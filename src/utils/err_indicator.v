==> flow/design.v <==
`timescale 1ns / 1ps
  module err_indicator (clock,rate,err,q);
  input               clock;
  input       [1:0]   rate;
  input               err;
  output  reg [15:0]  q;
  parameter MXPRE = 24;  
  reg  [MXPRE-1:0] prescaler  = 0;
  wire [MXPRE-1:0] full_scale = {MXPRE{1'b1}};
  always @(posedge clock) begin
    prescaler <= prescaler + rate + 1'b1;
  end
  wire next_adr = (prescaler==full_scale);
  reg [4:0] adr = 'd1;
  wire last_adr = (adr==1);
  always @(posedge clock) begin
  if (next_adr) begin
    if (last_adr) adr <= 0;
    else          adr <= adr + 1'b1;
  end
  end
  reg  [15:0] rom;
  always @(adr) begin
  case (adr)
  5'd0:    rom <= 16'b0000000000000000;
  5'd1:    rom <= 16'b1111111111111111;
  default: rom <= 16'b1010101010101010;
  endcase
  end
  always @(posedge clock) begin
    q <= rom;
  end
  endmodule
# Tool chain data of err_indicator
# Tool output for the design above, in the order of the flow.
# Lines are those of the file above, counted from 1.
# Operators: Yosys type, input widths -> output width; for muxes data width and select width s.
# Library cell names are shortened.
# A cell with - has no value.
dict set report setup {
  top {err_indicator}
  clk_port {clock}
  lib {sky130hd}
  corner {tt_025C_1v80}
}

# Word level
# Source: Yosys, flattened and elaborated, memories not mapped. Widths are those after wreduce; folded enables and synchronous resets count as part of the registers. Registers that Yosys merges into a memory's read port (data or address) are not register bits. Print and check cells do not count. Equal cells are merged and count once.
dict set report word_totals {
  input_bits 4
  output_inout_bits 16
  elab_cells 10
  ff_bits 45
}
dict set report op_classes {
  n_addsub 3
  n_eq 2
  reduce_and_logical 1
  muxes 1
}
# cell n
set op_table {}
lappend op_table {{$pmux 16 s2} 1}
lappend op_table {{$add 24x1->24 const B} 1}
lappend op_table {{$add 24x2->24} 1}
lappend op_table {{$eq 24x24->1 const B} 1}
lappend op_table {{$add 5x1->5 const B} 1}
lappend op_table {{$eq 5x1->1 const B} 1}
lappend op_table {{$logic_not 5->1} 1}

# Depth
# Longest topological path by Yosys (ltp), each cell counted once; first at word level (registers and memories cut), then after technology mapping (sequential cells cut; the memories' decode and read muxes count).
dict set report logic_depth {
  ltp_word 2
  ABC_AREA 0
  ltp_mapped 7
}

# Netlist
# Yosys stat after the flow's synthesis: flattened, memories mapped to cells. It holds for the ABC_AREA given above (unset counts as 0); a run with the other value may have another netlist.
# cell n type_area_um2
set types {}
lappend types {dfxtp_1 26 520.499}
lappend types {edfxtp_1 5 150.144}
lappend types {xnor2_1 13 113.859}
lappend types {buf_4 14 105.101}
lappend types {xor2_1 12 105.101}
lappend types {ha_1 5 62.56}
lappend types {inv_1 13 48.797}
lappend types {nand3_1 7 35.034}
lappend types {nor3_1 7 35.034}
lappend types {nand2_1 8 30.029}
lappend types {nor2_1 6 22.522}
lappend types {fa_1 1 20.019}
lappend types {nand4_1 3 18.768}
lappend types {nor2b_1 3 18.768}
lappend types {nor4_1 3 18.768}
lappend types {and2_1 2 12.512}
lappend types {nand4_2 1 12.512}
lappend types {nor4_2 1 12.512}
# Not listed: further types 10, cells in them 10.
dict set report synth_totals {
  yosys_area_mm2 0.0014276
  ff_cells 31
  sequential_area_mm2 0.0006706
  stdcells 140
}

# Timing after synthesis
# Path of least setup slack by OpenSTA after synthesis, without wires, with an ideal clock, recovery checks aside; 20% of the period is set as input and as output delay. Where synthesis merged equal registers, the netlist keeps one of their names.
dict set report synth_timing {
  path_type {input to register}
  startpoint {in rate[0]}
  endpoint {reg prescaler[22]}
  period_ns 3.06
  setup_ns 0.072
  path_delay_ns 1.624
  t_first_pin_ns 0.612
  t_arrival_ns 2.164
  driving_pins 7
  n_path_buf 0
  in_delay_ns 0.612
  path_slack_ns 0.824
  period_less_setup_slack_ns 2.236
}
# "path_delay_ns" = arrival - input delay + setup time.
# "driving_pins" counts driving pins, that of a launching flip-flop among them; a cell with two outputs on the path counts twice.
# "period_less_setup_slack_ns" is the clock period less the worst setup slack; recovery checks do not enter. This is arithmetic on one report: input and output delays are still those of the set period (20% each).
# Between the ends stands the longest chain of elaborated cells between them, by number of cells; it is not shown to be the way that was timed. Of several equally long chains one is given.
# A line is the first line of the expression or statement that the cell stems from. Yosys adds cells for indexed reads and writes and turns some case tables into memories.
dict set report synth_via {
  path_cell_list {inv_1 ha_1 fa_1 and4b_1 nand4_2 nor4_2 xor2_1}
  elab_chain_cells 2
  cells_between 2
  lines_between 1
}
# element line_no
set synth_rtl {}
lappend synth_rtl {{from (decl)} 4} ;# input       [1:0]   rate;
lappend synth_rtl {{$add 24x2->24} 11} ;# prescaler <= prescaler + rate + 1'b1;
lappend synth_rtl {{$add 24x1->24} 11}
lappend synth_rtl {{to (assign)} 11}
lappend synth_rtl {{to (decl)} 8} ;# reg  [MXPRE-1:0] prescaler  = 0;

# Worst path after layout
# From the final timing report of run 1: the path of least setup slack in the routed layout; clock arrival at registers is part of the times.
dict set report layout_timing {
  path_type {register to register}
  startpoint {reg prescaler[1]}
  endpoint {reg prescaler[18]}
  path_slack_ns -0.22
  t_arrival_ns 2.14
  setup_ns 0.08
  period_ns 1.73
  driving_pins 7
  t_first_pin_ns 0.28
  n_path_buf 0
}
# Between the ends stands the longest chain of elaborated cells between them, by number of cells; it is not shown to be the way that was timed. Of several equally long chains one is given.
dict set report layout_via {
  path_cell_list {dfxtp_1 inv_1 fa_2 and4b_2 nand4_4 nor3_4 xor2_1}
  elab_chain_cells 2
  cells_between 2
  lines_between 1
}
# element line_no
set layout_rtl {}
lappend layout_rtl {{from (decl)} 8} ;# reg  [MXPRE-1:0] prescaler  = 0;
lappend layout_rtl {{from (assign)} 11} ;# prescaler <= prescaler + rate + 1'b1;
lappend layout_rtl {{$add 24x2->24} 11}
lappend layout_rtl {{$add 24x1->24} 11}
lappend layout_rtl {{to (assign)} 11}
lappend layout_rtl {{to (decl)} 8}

# Top module err_indicator; platform sky130hd; tools Yosys and OpenROAD; 2 stored runs in no particular order. Input and output delays are each 20% of the period that was set; the output load is 0.01 pF.
# "achieved_clock_period_ns" = clock period - worst setup slack. The figure is calculated, with input and output delays left at 20% of the set period.
# "critical_path_time_ns" is the time allowed to the run's worst setup path (the clock period less input and output delay, where it has them) less its slack. Clock arrival times count: a late capture clock shortens it, a late launch clock lengthens it.
# By "fin_power_uw" is meant OpenSTA's value without simulated activity: inputs other than the clock are taken to toggle once in ten clock periods, and the tool carries that through the logic.
run="run 1" settings period_ns=1.73 CORE_UTILIZATION=50 SETUP_SLACK_MARGIN=-0.04 PLACE_DENSITY_LB_ADDON=0.16 CORE_ASPECT_RATIO=0.77 CORE_MARGIN=2 CELL_PAD_IN_SITES_GLOBAL_PLACEMENT=0 CELL_PAD_IN_SITES_DETAIL_PLACEMENT=1 GPL_TIMING_DRIVEN=1 CTS_CLUSTER_DIAMETER=241 CAP_MARGIN=15 MAX_ROUTING_LAYER="met5" SLEW_MARGIN=20
run="run 1" results yosys.chip_area_mm2=0.0014276 dieArea_mm2=0.0033025 final_stdcell_area_mm2=0.0019056 finalUtil_pct=72.7 final_setup_ws_ns=-0.216 final_setup_tns_ns=-2.169 ws_hold_ns=0.472 fin_power_uw=2347 achieved_clock_period_ns=1.946 critical_path_time_ns=1.95 path_kind="register to register"
run="run 2" settings period_ns=1.36 CORE_UTILIZATION=24 SETUP_SLACK_MARGIN=-0.03 PLACE_DENSITY=0.85 CORE_ASPECT_RATIO=0.93 TNS_END_PERCENT=95 SLEW_MARGIN=25 MAX_ROUTING_LAYER="met4" CAP_MARGIN=20 CORE_MARGIN=2
run="run 2" results yosys.chip_area_mm2=0.0014276 dieArea_mm2=0.0065815 final_stdcell_area_mm2=0.0020933 finalUtil_pct=35.8 final_setup_ws_ns=-0.452 final_setup_tns_ns=-6.252 ws_hold_ns=0.457 fin_power_uw=2907 achieved_clock_period_ns=1.812 critical_path_time_ns=1.81 path_kind="register to register"
