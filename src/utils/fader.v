==> flow/design.v <==
module fader #(
  parameter MXFADERCNT  = 27,
  parameter MXFADERBITS = 5
)(
  input clock,
  output led
);
  parameter INCREMENT   = (2**MXFADERBITS)/4;
  reg [MXFADERCNT -1:0] fader_cnt = 0;
  reg [MXFADERBITS-1:0] pwm_cnt  = 0;
  wire [MXFADERBITS-2:0] fader_msbs     = fader_cnt[MXFADERCNT-2:MXFADERCNT-MXFADERBITS];
  wire [MXFADERBITS-2:0] pwm_brightness = fader_cnt[MXFADERCNT-1] ? fader_msbs : ~fader_msbs;
  always @(posedge clock) begin
    fader_cnt <= fader_cnt + 1'b1;
    pwm_cnt <= pwm_cnt[MXFADERBITS-2:0] + pwm_brightness + INCREMENT;
  end
  assign led = pwm_cnt[4];
endmodule
Reports on fader. The steps from the RTL of fader to its reports follow in flow order. Lines are those of the file above, counted from 1. Cell names lack the library's common part. Not given: n/a

Design top: fader. Clock: clock. Cell library: sky130hd. Corner: tt_025C_1v80.

Word-level counts. Counts by Yosys on the flattened word-level netlist (proc, flatten, opt, wreduce; memories kept). Register bits leave out memories and registers merged into their read ports (data or address); mux counts leave out enables and synchronous resets folded into registers. Print and check cells are left out. Cells with the same type and inputs are merged into one.

The figure for register bits is 32. The entry for input bits reads 1. Under output and inout port bits stands 1. The figure for elaborated cells is 7.

The figure for $add $sub $neg is 3. Multiplexer cells: 1. The entry for bitwise gates (word level) reads 1.

Operator list (count): 27-bit by 1-bit adder with 27-bit output (second input constant) (1); 4-bit by 4-bit adder with 5-bit output (1); 5-bit by 4-bit adder with 5-bit output (second input constant) (1); 4-bit inverter (1); 4-bit 2-to-1 mux (1).

Depth. Yosys ltp: most cells in a row. Word level: on the elaborated netlist, between registers, memories and ports. Mapped: between sequential cells and ports; inverters and the memories' decode and read muxes count.

For depth after elaboration the number is 4. The entry for ABC_AREA reads 0. The figure for gate-level depth with buffers is 7. The figure for mapped depth without buffers is 6.

Netlist. Source: synth_stat.txt of the flow (Yosys; design flattened, memories mapped). It holds for the ABC_AREA given above (unset counts as 0); a run with the other value may have another netlist. Totals and module areas in this step are rounded.

Cell types: dfxtp_1 (count 32, total area 640.614 µm²); xnor2_1 (count 21, total area 183.926 µm²); ha_1 (count 8, total area 100.096 µm²); xor2_1 (count 10, total area 87.584 µm²); nand4_1 (count 7, total area 43.792 µm²); nand3_1 (count 8, total area 40.038 µm²); and3_1 (count 6, total area 37.536 µm²); inv_1 (count 9, total area 33.782 µm²); nand4_4 (count 1, total area 21.27 µm²); nor4_4 (count 1, total area 21.27 µm²); fa_1 (count 1, total area 20.019 µm²); nand2_1 (count 5, total area 18.768 µm²); and4_1 (count 2, total area 17.517 µm²); nor3_4 (count 1, total area 16.266 µm²); nor2_1 (count 4, total area 15.014 µm²); nand4_2 (count 1, total area 12.512 µm²); a21o_1 (count 1, total area 7.507 µm²); and3_2 (count 1, total area 7.507 µm²).

Not listed: further types 3, cells in them 4.

Standard cells after synthesis: 123. Mapped area: 1340 µm². The figure for sequential area is 641 µm². The entry for mapped flip-flops reads 32. Under buffers stands 2.

Timing after synthesis. OpenSTA on the mapped netlist: ideal clock, no wires. The path of least setup slack (recovery checks aside). Input and output delay are each 20% of the period. Register names are those of the netlist, which keeps one name where synthesis merged equal registers.

Kind: flip-flop to flip-flop. Start: register fader_cnt[26]. End: register pwm_cnt[4]. For clock period the number is 3090 ps. Under library setup time stands 72 ps. For time at the first pin the number is 0 ps. The entry for arrival reads 1652 ps. For data required time the number is 3018 ps. The entry for setup slack reads 1366 ps. The entry for delay of the path reads 1724 ps. Driving pins on the path: 8. Path buffers: 1. Synthesis period reached: 1724 ps.

"delay of the path" = arrival - input delay + setup time. "driving pins on the path": output pins that drive a net of the path, with the launching flip-flop's if there is one; two outputs of one cell count as two. "synthesis period reached" is the clock period less the worst setup slack; recovery checks do not enter. This is arithmetic on one report: input and output delays are still those of the set period (20% each). Between the ends stands the longest chain of elaborated cells between them, by number of cells; it is not shown to be the way that was timed. Of several equally long chains one is given. Each line given opens the expression or statement behind the cell; cells for indexed reads and writes are added by Yosys, which also makes memories of some case tables.

Cell sequence: dfxtp_1 clkbuf_1 xnor2_1 ha_1 ha_1 a21o_1 a21oi_1 xor2_1. Under cells in the longest elaborated chain stands 3. Elaborated cells between the ends (all ways): 3. For RTL lines with such cells the number is 2. Classes of those cells: add/sub (2); mux (1).

Ends and longest elaborated chain, after synthesis: from (decl) (RTL line 9) `reg [MXFADERCNT -1:0] fader_cnt = 0;`; from (assign) (RTL line 14) `fader_cnt <= fader_cnt + 1'b1;`; 4-bit 2-to-1 mux (RTL line 12) `wire [MXFADERBITS-2:0] pwm_brightness = fader_cnt[MXFADERCNT-1] ? fader_msbs : ~fader_msbs;`; 4-bit by 4-bit adder with 5-bit output (RTL line 15) `pwm_cnt <= pwm_cnt[MXFADERBITS-2:0] + pwm_brightness + INCREMENT;`; 5-bit by 4-bit adder with 5-bit output (RTL line 15); to (assign) (RTL line 15); to (decl) (RTL line 10) `reg [MXFADERBITS-1:0] pwm_cnt  = 0;`.

Worst path after layout. Path of least setup slack in the final report of run 1 (OpenROAD, finished layout, wires in). Where an end is a register, its clock arrival counts in the times. The report prints the path's times to 10 ps; the period is as set.

Kind: flip-flop to flip-flop. Start: register fader_cnt[0]. End: register fader_cnt[22]. For clock period the number is 2010 ps. Under library setup time stands 110 ps. For time at the first pin the number is 280 ps. The entry for arrival reads 1900 ps. For data required time the number is 2180 ps. The entry for setup slack reads 280 ps. Driving pins on the path: 6. Path buffers: 0.

Between the ends stands the longest chain of elaborated cells between them, by number of cells; it is not shown to be the way that was timed. Of several equally long chains one is given.

Cell sequence: dfxtp_1 ha_1 nand4_2 nor4_4 nand4_1 xnor2_1. Under cells in the longest elaborated chain stands 1. Elaborated cells between the ends (all ways): 1. For RTL lines with such cells the number is 1. Classes of those cells: add/sub (1).

Ends and longest elaborated chain, post-layout: from (decl) (RTL line 9) `reg [MXFADERCNT -1:0] fader_cnt = 0;`; from (assign) (RTL line 14) `fader_cnt <= fader_cnt + 1'b1;`; 27-bit by 1-bit adder with 27-bit output (RTL line 14); to (assign) (RTL line 14); to (decl) (RTL line 9).

==> results <==
2 stored runs of fader in the flow (synthesis by Yosys, layout by OpenROAD, sky130hd cells), in arbitrary order. Constraints: input delay and output delay 20% of the set period each, output load 0.01 pF. "clock period achieved" is the run's clock period less its worst setup slack. It is reckoned from that one timing run; input and output delays stay at 20% of the period that was set. "allowed time less slack (worst setup path)" = time allowed to the worst setup path (clock period - input delay - output delay, where it has them) - its slack; a late launch clock adds to it, a late capture clock takes from it. "total design power" is the tool's figure for a default switching activity; nothing was simulated. "allowed time less slack (worst setup path)" is given in steps of 10 ps. The measured numbers are rounded.

Files of run 1:
==> flow/run.sh <==
#!/bin/bash
# the make line also repeats the synthesis and layout settings of config.mk as NAME=value (left out here)
make -C /OpenROAD-flow-scripts/flow DESIGN_CONFIG=/design/flow/config.mk WORK_HOME=/design/flow/orfs CLKGATE_MAP_FILE= finish
==> flow/config.mk <==
export PLATFORM = sky130hd
export DESIGN_NAME = fader
export DESIGN_NICKNAME = fader
export VERILOG_FILES = /design/flow/design.v
export SDC_FILE = /design/flow/constraint.sdc
export NUM_CORES = 4
export LEC_CHECK = 0
export CAP_MARGIN = 20
export CORE_MARGIN = 9
export CORE_UTILIZATION = 22
export GPL_TIMING_DRIVEN = 1
export MAX_ROUTING_LAYER = met4
export MIN_ROUTING_LAYER = met2
export PLACE_DENSITY_LB_ADDON = 0.29
export SETUP_SLACK_MARGIN = 0.16
export SLEW_MARGIN = 5
export TNS_END_PERCENT = 30
==> flow/constraint.sdc <==
create_clock -name core_clock -period 2.01 [get_ports {clock}]
set_input_delay 0.4020 -clock core_clock [delete_from_list [all_inputs] [get_ports {clock}]]
set_output_delay 0.4020 -clock core_clock [all_outputs]
set_load 0.01 [all_outputs]

Results of run 1. For the full die area the run shows 9,240 µm². The worst slack on setup checks stands at 282 ps. The measured standard-cell area after layout is 1,550 µm². For the total design power the run shows 1.24 mW. For the synthesized cell area the run shows 1,340 µm². The measured final design utilization is 26.1 %. The final setup TNS reads 0 ps. The allowed time less slack (worst setup path) stands at 1,730 ps. Critical path kind: flip-flop to flip-flop. The clock period achieved is 1,728 ps. The measured post-route worst hold slack is 422 ps.

Files of run 2:
==> flow/run.sh <==
#!/bin/bash
# the make line also repeats the synthesis and layout settings of config.mk as NAME=value (left out here)
make -C /OpenROAD-flow-scripts/flow DESIGN_CONFIG=/design/flow/config.mk WORK_HOME=/design/flow/orfs CLKGATE_MAP_FILE= finish
==> flow/config.mk <==
export PLATFORM = sky130hd
export DESIGN_NAME = fader
export DESIGN_NICKNAME = fader
export VERILOG_FILES = /design/flow/design.v
export SDC_FILE = /design/flow/constraint.sdc
export NUM_CORES = 4
export LEC_CHECK = 0
export ABC_AREA = 0
export CAP_MARGIN = 10
export CORE_ASPECT_RATIO = 1.83
export CORE_MARGIN = 3
export CORE_UTILIZATION = 55
export GPL_ROUTABILITY_DRIVEN = 1
export MIN_ROUTING_LAYER = met1
export PLACE_DENSITY_LB_ADDON = 0.06
export SETUP_SLACK_MARGIN = 0.53
export SLEW_MARGIN = 20
export TNS_END_PERCENT = 5
==> flow/constraint.sdc <==
create_clock -name core_clock -period 2.34 [get_ports {clock}]
set_input_delay 0.4680 -clock core_clock [delete_from_list [all_inputs] [get_ports {clock}]]
set_output_delay 0.4680 -clock core_clock [all_outputs]
set_load 0.01 [all_outputs]

Results of run 2. For the full die area the run shows 3,100 µm². The final setup TNS reads 0 ps. The clock period achieved is 1,643 ps. The measured standard-cell area after layout is 1,470 µm². The measured final design utilization is 65.7 %. The measured post-route worst hold slack is 412 ps. The worst slack on setup checks stands at 697 ps. The allowed time less slack (worst setup path) stands at 1,640 ps. Critical path kind: flip-flop to flip-flop. For the total design power the run shows 0.990 mW. For the synthesized cell area the run shows 1,340 µm².
