==> flow/design.v <==
`timescale 1ns / 1ps
  module cylon1 (clock,rate,q);
  input              clock;
  input       [1:0]  rate;
  output  reg [7:0]  q;
  parameter MXPRE = 21;  
  reg  [MXPRE-1:0] prescaler  = 0;
  wire [MXPRE-1:0] full_scale = {MXPRE{1'b1}};
  always @(posedge clock) begin
  prescaler <= prescaler + rate + 1'b1;
  end
  wire next_adr = (prescaler==full_scale);
  reg  [4:0] adr = 0;
  wire last_adr = (adr==13);
  always @(posedge clock) begin
  if (next_adr) begin
  if (last_adr) adr <= 0;
  else          adr <= adr + 1'b1;
  end
  end
  reg  [7:0] rom;
  always @(adr) begin
  case (adr)
  5'd0:  rom   <= 8'b00000001;
  5'd1:  rom   <= 8'b00000010;
  5'd2:  rom   <= 8'b00000100;
  5'd3:  rom   <= 8'b00001000;
  5'd4:  rom   <= 8'b00010000;
  5'd5:  rom   <= 8'b00100000;
  5'd6:  rom   <= 8'b01000000;
  5'd7:  rom   <= 8'b10000000;
  5'd8:  rom   <= 8'b01000000;
  5'd9:  rom   <= 8'b00100000;
  5'd10: rom   <= 8'b00010000;
  5'd11: rom   <= 8'b00001000;
  5'd12: rom   <= 8'b00000100;
  5'd13: rom   <= 8'b00000010;
  default: rom <= 8'b10101010;
  endcase
  end
  always @(posedge clock) begin
    q <= rom;
  end
  endmodule
# From RTL to reports: cylon1
# Tool output for the design above, in the order of the flow.
# Line numbers count from 1 in the design file above.
# Library cell names are shortened.
# A cell with - has no value.
[setup]
top_module = "cylon1"
clk_port = "clock"
lib = "sky130hd"
lib_corner = "tt_025C_1v80"

# Word-level counts
# Counts by Yosys on the flattened word-level netlist (proc, flatten, opt, wreduce; memories kept). Register bits leave out memories and registers merged into their read ports (data or address); mux counts leave out enables and synchronous resets folded into registers. Print and check cells are left out. Cells with the same type and inputs are merged into one.
# Memory sizes are those after Yosys's memory passes, which may raise the word count (mostly to a power of two), join words into wider ones and drop unused or constant bits.
[bits]
memories = 1
out_inout_bits = 8
wordCells = 8
mem_bits_ro = 128
clocked_rd_ports_x_width = 8
register_bits = 26
in_bits = 3
[op_classes]
n_addsub = 3
eq_ne = 2
[memory_table]
columns = ["name", "size", "word_bits", "rd", "write_ports", "line_no", "text"]
rows = [
  ["(no name shown)", 16, 8, 1, 0, 23, "case (adr)"],
]
[ops]
columns = ["cell", "count"]
rows = [
  ["adder 21 x 1 -> 21 bit (second input constant)", 1],
  ["adder 21 x 2 -> 21 bit", 1],
  ["== test 21 bit (second input constant)", 1],
  ["adder 5 x 1 -> 5 bit (second input constant)", 1],
  ["== test 5 x 4 -> 1 bit (second input constant)", 1],
]

# Longest topological paths
# Longest topological path by Yosys (ltp), each cell counted once; first at word level (registers and memories cut), then after technology mapping (sequential cells cut; the memories' decode and read muxes count).
[depth]
depth_word = 2
abc_area = 0
depth_mapped = 7
mapped_depth_nobuf = 7

# Synthesis result
# Source: synth_stat.txt of the flow (Yosys; design flattened, memories mapped). It holds for the ABC_AREA given above (unset counts as 0); a run with the other value may have another netlist.
[types]
columns = ["type", "count", "type_area_um2"]
rows = [
  ["dfxtp_1", 29, 580.557],
  ["edfxtp_1", 5, 150.144],
  ["xnor2_1", 14, 122.618],
  ["ha_1", 8, 100.096],
  ["xor2_1", 6, 52.55],
  ["inv_1", 12, 45.043],
  ["nand3_1", 9, 45.043],
  ["nor2_1", 11, 41.29],
  ["nand2_1", 9, 33.782],
  ["and3_1", 5, 31.28],
  ["nand4_1", 4, 25.024],
  ["nand4_4", 1, 21.27],
  ["nor4_4", 1, 21.27],
  ["fa_1", 1, 20.019],
  ["o21ai_0", 4, 20.019],
  ["nor2b_1", 3, 18.768],
  ["a22oi_1", 2, 15.014],
  ["buf_2", 3, 15.014],
]
# Other cell types: 14; their cells: 17.
[synth_totals]
yosys_area_um2 = 1492.7
seq_area_um2 = 730.7
cell_count = 144
n_buf = 3
ffs = 34

# Worst setup path after synthesis
# Source: OpenSTA report_checks on the synthesized netlist (no wires, ideal clock, input and output delay 20% of the period each), path of least setup slack; recovery checks are left aside. Register names are those of the netlist, which keeps one name where synthesis merged equal registers.
[synth_timing]
path_kind = "in2reg"
startpoint = "input rate[0]"
endpoint = "register prescaler[16]"
slack_ns = 0.021
tclk_ns = 2.07
setup_time_ns = 0.118
delay_ns = 1.634
in_delay_ns = 0.414
stages = 7
t_arrival_ns = 1.930
launch_ns = 0.414
t_required_ns = 1.952
period_less_setup_slack_ns = 2.049
# "delay_ns" = arrival - input delay + setup time.
# "stages": output pins that drive a net of the path, with the launching flip-flop's if there is one; two outputs of one cell count as two.
# "period_less_setup_slack_ns" = period - worst setup slack (recovery checks aside). The figure is calculated, with input and output delays left at 20% of the set period.
# The rows between start and end are the longest chain of elaborated cells between them; the timing report does not say that the signal goes this way. Where chains are equally long, one stands for them.
# Each line given opens the expression or statement behind the cell; cells for indexed reads and writes are added by Yosys, which also makes memories of some case tables.
[synth_between]
cell_sequence = "inv_1 > ha_1 > fa_1 > nand3b_2 > nor4_4 > nand3_1 > xnor2_1"
elab_chain_cells = 2
cells_between = 2
cone_classes = "2 x add/sub"
[synth_rtl]
columns = ["element", "line_no", "text"]
rows = [
  ["start: declaration", 4, "input       [1:0]  rate;"],
  ["adder 21 x 2 -> 21 bit", 10, "prescaler <= prescaler + rate + 1'b1;"],
  ["adder 21 x 1 -> 21 bit", 10, ""],
  ["end: assignment", 10, ""],
  ["end: declaration", 7, "reg  [MXPRE-1:0] prescaler  = 0;"],
]

# Worst path after layout
# From the final timing report of run A: the path of least setup slack in the routed layout; clock arrival at registers is part of the times.
[layout_timing]
path_kind = "reg2reg"
startpoint = "register prescaler[0]"
endpoint = "register prescaler[18]"
t_required_ns = 1.89
t_arrival_ns = 1.90
stages = 8
launch_ns = 0.32
tclk_ns = 1.66
setup_time_ns = 0.10
slack_ns = -0.01
# The rows between start and end are the longest chain of elaborated cells between them; the timing report does not say that the signal goes this way. Where chains are equally long, one stands for them.
[layout_between]
cell_sequence = "dfxtp_2 > inv_2 > ha_4 > fa_2 > nand3b_4 > nor4_4 > nand3_1 > xnor2_1"
elab_chain_cells = 2
cells_between = 2
cone_classes = "2 x add/sub"
[layout_rtl]
columns = ["element", "line_no", "text"]
rows = [
  ["start: declaration", 7, "reg  [MXPRE-1:0] prescaler  = 0;"],
  ["start: assignment", 10, "prescaler <= prescaler + rate + 1'b1;"],
  ["adder 21 x 2 -> 21 bit", 10, ""],
  ["adder 21 x 1 -> 21 bit", 10, ""],
  ["end: assignment", 10, ""],
  ["end: declaration", 7, ""],
]

# Settings and measured results of 2 stored flow runs for module cylon1 (sky130hd), not sorted in any way. The constraints put input and output delay at 20% of the set period each and load the outputs with 0.01 pF.
# "clock_period_reached_ns" = clock period - worst setup slack. The figure is calculated, with input and output delays left at 20% of the set period.
# "critical_path_time_ns" is the time allowed to the run's worst setup path (the clock period less input and output delay, where it has them) less its slack. Clock arrival times count: a late capture clock shortens it, a late launch clock lengthens it.
# "final_power_uw" is the tool's figure for a default switching activity; nothing was simulated.

[[run]]
name = "run A"
[run.settings]
period_ns = 1.66
CORE_UTILIZATION = 50
CTS_CLUSTER_SIZE = 24
CAP_MARGIN = 20
CORE_MARGIN = 2
SLEW_MARGIN = 20
[run.results]
synthesis_area_um2 = 1492.7
dieArea_um2 = 3438.7
final_stdcell_area_um2 = 1861.8
finalUtil_pct = 66.4
setup_ws_ns = -0.009
setup_tns_ns = -0.023
worst_hold_slack_ns = 0.463
final_power_uw = 2054
clock_period_reached_ns = 1.669
critical_path_time_ns = 1.67
worst_path_kind = "reg2reg"

[[run]]
name = "run B"
[run.settings]
period_ns = 2.23
CORE_UTILIZATION = 68
CAP_MARGIN = 20
CORE_MARGIN = 2
SLEW_MARGIN = 20
[run.results]
synthesis_area_um2 = 1492.7
dieArea_um2 = 2585.7
final_stdcell_area_um2 = 1776.7
finalUtil_pct = 87.9
setup_ws_ns = 0.096
setup_tns_ns = 0.000
worst_hold_slack_ns = 0.466
final_power_uw = 1660
clock_period_reached_ns = 2.134
critical_path_time_ns = 1.69
worst_path_kind = "in2reg"
